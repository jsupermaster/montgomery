==> flow/design.v <==
module montgomery_multiply #(
    parameter [11:0]    N = 3329        ,
    parameter [12:0]    R = 12          ,
    parameter [12:0]    N_prime = 3327  ,
    parameter [12:0]    R_sq_modN = 2385
)
(
    input                   clk     ,
    input                   rst_n   ,
    input                   en      ,
    input    [11:0]         a       ,
    input    [11:0]         b       ,
    output   [11:0]         result  ,
    output                  valid
);
reg     [23:0]              A1;
reg     [23:0]              B1;
wire    [14:0]              a_mont;
wire    [14:0]              b_mont;
wire                        a_mont_valid;
wire                        b_mont_valid;
reg  [3:0]   en_delay_reg ;
wire         en_delay_1;
always @(posedge clk)begin	
    if(!rst_n)
        en_delay_reg <= 4'd0;
    else if(en == 1'b1)
        en_delay_reg <= {en_delay_reg[2:0],en};
    else
        en_delay_reg <= {en_delay_reg[2:0],1'b0};
end
assign en_delay_1 = en_delay_reg[0] ;
always@(posedge clk)begin
    if(!rst_n)begin
        A1 <= 24'b0;
        B1 <= 24'b0;
    end
    else if(en)begin
        A1 <= a * R_sq_modN;
        B1 <= b * R_sq_modN;
    end
end
montgomery_reduce #(
    .N          (N),
    .R          (R),
    .N_prime    (N_prime)
)
montgomery_reduce_A1
(
    .clk     (clk           ),
    .rst_n   (rst_n         ),
    .en      (en_delay_1    ),
    .X       ({2'b0, A1}    ), 
    .y       (a_mont        ),
    .valid   (a_mont_valid  )
);
montgomery_reduce #(
    .N          (N),
    .R          (R),
    .N_prime    (N_prime)
)
montgomery_reduce_B1
(
    .clk     (clk           ),
    .rst_n   (rst_n         ),
    .en      (en_delay_1    ),
    .X       ({2'b0, B1}    ), 
    .y       (b_mont        ),
    .valid   (b_mont_valid  )
);
reg         [25:0]      X_mul_ab;
reg                     X_mul_ab_valid;
always@(posedge clk)begin
    if(!rst_n)begin 
        X_mul_ab <= 26'b0;
        X_mul_ab_valid <= 1'b0;
    end
    else if(a_mont_valid & b_mont_valid)begin
        X_mul_ab <= a_mont * b_mont;
        X_mul_ab_valid <= a_mont_valid && b_mont_valid;
    end
    else begin 
        X_mul_ab_valid <= a_mont_valid && b_mont_valid;
    end
end
wire     [14:0]     X_out;
wire                X_out_valid;
montgomery_reduce #(
    .N          (N),
    .R          (R),
    .N_prime    (N_prime)
)
montgomery_reduce_X
(
    .clk     (clk           ),
    .rst_n   (rst_n         ),
    .en      (X_mul_ab_valid),
    .X       (X_mul_ab      ), 
    .y       (X_out         ),
    .valid   (X_out_valid   )
);
wire     [14:0]     X1_out;
wire                X1_out_valid;
montgomery_reduce #(
    .N          (N),
    .R          (R),
    .N_prime    (N_prime)
)
montgomery_reduce_X1
(
    .clk     (clk           ),
    .rst_n   (rst_n         ),
    .en      (X_out_valid   ),
    .X       ({11'b0, X_out}), 
    .y       (X1_out        ),
    .valid   (X1_out_valid  )
);
assign result = X1_out;
assign valid = X1_out_valid;
endmodule
module montgomery_reduce #(
    parameter [11:0]    N = 3329        ,
    parameter [12:0]    R = 12          ,
    parameter [12:0]    N_prime = 3327  
)
(
    input                   clk     ,
    input                   rst_n   ,
    input                   en      ,
    input    [25:0]         X       , 
    output   [14:0]         y       ,
    output                  valid
);
reg     [25:0]      X_delay_1       ;
reg     [25:0]      X_delay_2       ;
always@(posedge clk)begin
    if(!rst_n)begin
        X_delay_1 <= 26'b0;
        X_delay_2 <= 26'b0;
    end
    else begin
        X_delay_1 <= X;
        X_delay_2 <= X_delay_1;
    end
end
reg  [3:0]   valid_delay_reg;  
always @(posedge clk)begin	
    if(!rst_n)
        valid_delay_reg <= 4'd0;
    else if(en == 1'b1)
        valid_delay_reg <= {valid_delay_reg[2:0],en};
    else
        valid_delay_reg <= {valid_delay_reg[2:0],1'b0};
end
assign valid = valid_delay_reg[3];  
reg     [11:0]      m               ;
reg     [23:0]      m_mul_N         ;
reg     [26:0]      X_plus_mul      ;
reg     [14:0]      result_reduce   ;
always@(posedge clk)begin
    if(!rst_n)begin
        m <= 12'b0;
        m_mul_N <= 24'b0;
        X_plus_mul <= 27'b0;
        result_reduce <= 15'b0;
    end
    else if(en || valid_delay_reg[2])begin
        m <= X * N_prime;
        m_mul_N <= m * N;
        X_plus_mul <= X_delay_2 + m_mul_N;
        result_reduce <= X_plus_mul >> R;
    end
end
assign y = (result_reduce < N) ? result_reduce : result_reduce - N;
endmodule
module montgomery_top#(
    parameter [11:0]    N = 3329        ,
    parameter [12:0]    R = 12          ,
    parameter [12:0]    N_prime = 3327  ,
    parameter [12:0]    R_sq_modN = 2385
)
(
    input           clk     ,
    input           rst_n   ,
    input           en      ,
    input   [11:0]  a       ,
    input   [11:0]  b       ,
    output          busy    ,
    output          done    ,
    output  [11:0]  r       
);
montgomery_multiply #(
    .N          (N          ),
    .R          (R          ),
    .N_prime    (N_prime    ),
    .R_sq_modN  (R_sq_modN  )
)
u_montgomery_multiply
(
    .clk     (clk       ),
    .rst_n   (rst_n     ),
    .en      (en        ),
    .a       (a         ),
    .b       (b         ),
    .result  (r         ),
    .valid   (done      )
);
assign busy = en || done;
endmodule
### Reports on montgomery_top

Tool output for the design above, in the order of the flow.
Line numbers count from 1 in the design file above.
Operators: Yosys type, input widths -> output width; for muxes data width and select width s.
Cell names lack the library's common part.
A cell with - has no value.

| design | value |
|---|---|
| top | montgomery_top |
| clock | clk |
| cell library | sky130hd |
| library corner | tt_025C_1v80 |

### Elaborated design

Source: Yosys, flattened and elaborated, memories not mapped. Widths are those after wreduce; folded enables and synchronous resets count as part of the registers. Registers that Yosys merges into a memory's read port (data or address) are not register bits. Print and check cells do not count.

| cells by class | value |
|---|---|
| $lt $le $gt $ge | 4 |
| bitwise gates (word level) | 1 |
| mux-type cells | 9 |
| reductions and logical operators | 6 |
| add/subtract/negate cells | 8 |
| multipliers | 11 |

Operators by type and width:

| kind | count |
|---|---|
| $mul 12x12->24 const B | 6 |
| $mul 24x12->12 const B | 2 |
| $mul 15x15->26 | 1 |
| $mul 26x12->12 const B | 1 |
| $mul 15x12->12 const B | 1 |
| $lt 15x12->1 const B | 4 |
| $add 24x24->25 | 2 |
| $sub 15x12->15 const B | 3 |
| $mux 15 | 3 |
| $add 26x24->27 | 1 |
| $add 15x24->25 | 1 |
| $sub 12x12->12 const B | 1 |
| $mux 12 | 1 |
| $logic_or 1x1->1 | 5 |
| $mux 1 | 5 |
| $and 1x1->1 | 1 |
| $logic_and 1x1->1 | 1 |

| bit counts | value |
|---|---|
| register bits | 582 |
| input port bits | 27 |
| elaborated cells | 72 |
| output and inout bits | 14 |

### Longest topological paths

Depth = most cells in a row (Yosys ltp): at word level without a register or memory, in the mapped netlist without a sequential cell, where the memories' decode and read muxes count.

| depth | value |
|---|---|
| word-level depth | 3 |
| ABC_AREA | 0 |
| gate-level depth with buffers | 29 |
| gate-level depth less buffers | 29 |

### Synthesis result

Yosys stat after the flow's synthesis: flattened, memories mapped to cells. It holds for the ABC_AREA given above (unset counts as 0); a run with the other value may have another netlist.

Cell types:

| cell | count | area in all (um^2) |
|---|---|---|
| dfxtp_1 | 518 | 1.04E+04 |
| ha_1 | 690 | 8,633.28 |
| fa_1 | 354 | 7.09E+03 |
| inv_1 | 675 | 2,533.68 |
| nand2_1 | 516 | 1.94E+03 |
| a21oi_1 | 332 | 1.66E+03 |
| xnor2_1 | 183 | 1.6E+03 |
| and2_1 | 196 | 1.23E+03 |
| nor2_1 | 271 | 1.02E+03 |
| xor2_1 | 79 | 691.914 |
| mux2i_1 | 49 | 490.47 |
| o21ai_0 | 96 | 480.461 |
| clkbuf_1 | 124 | 465.446 |
| a21o_1 | 61 | 457.939 |
| nand3_1 | 70 | 350.336 |
| o21bai_1 | 29 | 217.709 |
| nor3_1 | 42 | 210.202 |
| a211oi_1 | 26 | 195.187 |

Other cell types: 57; their cells: 319.

| synthesis totals | value |
|---|---|
| area of sequential cells | 10,369.9 um^2 |
| mapped flip-flops | 518 |
| mapped cells | 4,630 |
| buffer cells | 146 |
| mapped area | 41,987.8 um^2 |

The figures by module come from a second, unflattened synthesis with its own total; it is not the netlist above.

| second synthesis, totals | value |
|---|---|
| cell total of the unflattened synthesis | 5,063 |
| area total of the unflattened synthesis | 45,524.9 um^2 |

Rows give one instance, submodules left out.

Modules:

| module | cells | instances | area (um^2) | sequential area (um^2) |
|---|---|---|---|---|
| montgomery_reduce | 879 | 4 | 7,915.1 | 2,442.3 |
| montgomery_multiply | 1,546 | 1 | 13,858.3 | 1,521.5 |
| montgomery_top | 1 | 1 | 6.3 | 0.0 |

### Worst setup path after synthesis

OpenSTA on the mapped netlist: ideal clock, no wires. The path of least setup slack (recovery checks aside). Input and output delay are each 20% of the period. Register names are those of the netlist, which keeps one name where synthesis merged equal registers.

| timing after synthesis | value |
|---|---|
| path kind | register to register |
| from | register u_montgomery_multiply.montgomery_reduce_B1.result_reduce[3] |
| to | register u_montgomery_multiply.X_mul_ab[25] |
| path slack | 0.642 ns |
| period | 8.38 ns |
| driving pins on the path | 27 |
| buffers on the path | 1 |
| path delay | 7.738 ns |
| data required time | 8.289 ns |
| library setup time | 0.091 ns |
| time at the first pin | 0.000 ns |
| arrival | 7.647 ns |
| synthesis period reached | 7.738 ns |

"path delay" = arrival - input delay + setup time.
"driving pins on the path" counts driving pins, that of a launching flip-flop among them; a cell with two outputs on the path counts twice.
"synthesis period reached" = period - worst setup slack (recovery checks aside). The figure is calculated, with input and output delays left at 20% of the set period.
Between the ends stands the longest chain of elaborated cells between them, by number of cells; it is not shown to be the way that was timed. Of several equally long chains one is given.
Each line given opens the expression or statement behind the cell; cells for indexed reads and writes are added by Yosys, which also makes memories of some case tables.

| on the way, after synthesis | value |
|---|---|
| cells stage by stage | dfxtp_1 or4_1 o31a_1 o21a_1 a21oi_1 nor4_1 nor3b_1 xor2_1 clkbuf_1 nand2_1 fa_1 fa_1 inv_1 fa_1 fa_1 fa_1 inv_1 fa_1 inv_1 ha_1 and2_1 a221oi_1 nand3_1 nand3_1 a21oi_1 or4_1 a311oi_1 |
| cells in the longest elaborated chain | 3 |
| elaborated cells between the ends (all ways) | 4 |
| RTL lines with such cells | 2 |
| those cells by class | add/sub: 1; mul: 1; compare: 1; mux: 1 |

RTL lines, path after synthesis:

| item | RTL line | source |
|---|---|---|
| start, declared | 159 | `reg     [14:0]      result_reduce   ;` |
| start, assigned | 165 | `result_reduce <= 15'b0;` |
| start, assigned | 171 | `result_reduce <= X_plus_mul >> R;` |
| $lt 15x12->1 | 174 | `assign y = (result_reduce < N) ? result_reduce : result_reduce - N;` |
| $mux 15 | 174 |  |
| $mul 15x15->26 | 79 | `X_mul_ab <= a_mont * b_mont;` |
| end, assigned | 75 | `X_mul_ab <= 26'b0;` |
| end, assigned | 79 |  |
| end, declared | 71 | `reg         [25:0]      X_mul_ab;` |

### Path in the finished layout

Path of least setup slack in the final report of flow run A (OpenROAD, finished layout, wires in). Where an end is a register, its clock arrival counts in the times.

| timing after layout | value |
|---|---|
| path kind | register to register |
| from | register u_montgomery_multiply.montgomery_reduce_B1.result_reduce[6] |
| to | register u_montgomery_multiply.X_mul_ab[25] |
| buffers on the path | 3 |
| driving pins on the path | 29 |
| data required time | 6.77 ns |
| path slack | -0.96 ns |
| time at the first pin | 0.64 ns |
| arrival | 7.73 ns |
| library setup time | 0.09 ns |
| period | 6.2 ns |

Between the ends stands the longest chain of elaborated cells between them, by number of cells; it is not shown to be the way that was timed. Of several equally long chains one is given.

| on the way, after layout | value |
|---|---|
| cells stage by stage | dfxtp_2 or4_4 o31a_1 o21a_2 a21oi_4 buf_6 nor2_4 xnor2_4 buf_6 buf_6 nor2_1 fa_1 inv_1 fa_1 inv_1 fa_1 fa_1 fa_1 inv_1 fa_1 inv_2 ha_4 and2_4 a221oi_4 nand3_4 nand3_4 a21oi_2 or4_1 a311oi_1 |
| cells in the longest elaborated chain | 3 |
| elaborated cells between the ends (all ways) | 4 |
| RTL lines with such cells | 2 |
| those cells by class | add/sub: 1; mul: 1; compare: 1; mux: 1 |

RTL lines, path after layout:

| item | RTL line | source |
|---|---|---|
| start, declared | 159 | `reg     [14:0]      result_reduce   ;` |
| start, assigned | 165 | `result_reduce <= 15'b0;` |
| start, assigned | 171 | `result_reduce <= X_plus_mul >> R;` |
| $lt 15x12->1 | 174 | `assign y = (result_reduce < N) ? result_reduce : result_reduce - N;` |
| $mux 15 | 174 |  |
| $mul 15x15->26 | 79 | `X_mul_ab <= a_mont * b_mont;` |
| end, assigned | 75 | `X_mul_ab <= 26'b0;` |
| end, assigned | 79 |  |
| end, declared | 71 | `reg         [25:0]      X_mul_ab;` |

montgomery_top through Yosys and OpenROAD on sky130hd: 2 stored runs, unordered, with their settings and measured results. The constraints put input and output delay at 20% of the set period each and load the outputs with 0.01 pF.
By "worst path time" is meant the share of the clock period that the worst setup path is allowed (20% is reserved at inputs, 20% at outputs), minus its slack. Clock arrival times at its registers enter into it.
"total power after layout": no workload was simulated; the value follows from the tool's default switching activity.
Among the settings, - means not set for that run.
Among the results, - means that no value is shown for the run.

| name | flow run A | flow run B |
|---|---|---|
| period_ns | 6.2 | 11.1 |
| CORE_UTILIZATION | 23 | 70 |
| SETUP_SLACK_MARGIN | 1.7 | - |
| PLACE_DENSITY | 0.4 | 0.4 |
| CELL_PAD_IN_SITES_GLOBAL_PLACEMENT | 0 | 3 |
| ABC_AREA | 0 | - |
| GPL_TIMING_DRIVEN | 1 | 0 |
| CAP_MARGIN | 0 | 20 |
| MIN_ROUTING_LAYER | met1 | - |
| CORE_MARGIN | 2 | 2 |
| SLEW_MARGIN | 20 | 20 |
| CELL_PAD_IN_SITES_DETAIL_PLACEMENT | - | 2 |
| CTS_CLUSTER_SIZE | - | 73 |
| CTS_CLUSTER_DIAMETER | - | 58 |
| worst path time (ns) | 7.16 | - |
| type of the worst setup path | register to register | - |
| final setup TNS (ns) | -11.122 | - |
| setup slack of the worst path (ns) | -0.963 | - |
| area inside the die boundary (um^2) | 185,990.0 | - |
| worst hold slack after layout (ns) | 0.426 | - |
| post-route utilization (%) | 28.5 | - |
| synthesis area (um^2) | 41,987.8 | - |
| total power after layout (mW) | 12.135 | - |

Flow run B: no results, placement failed with GPL-0301
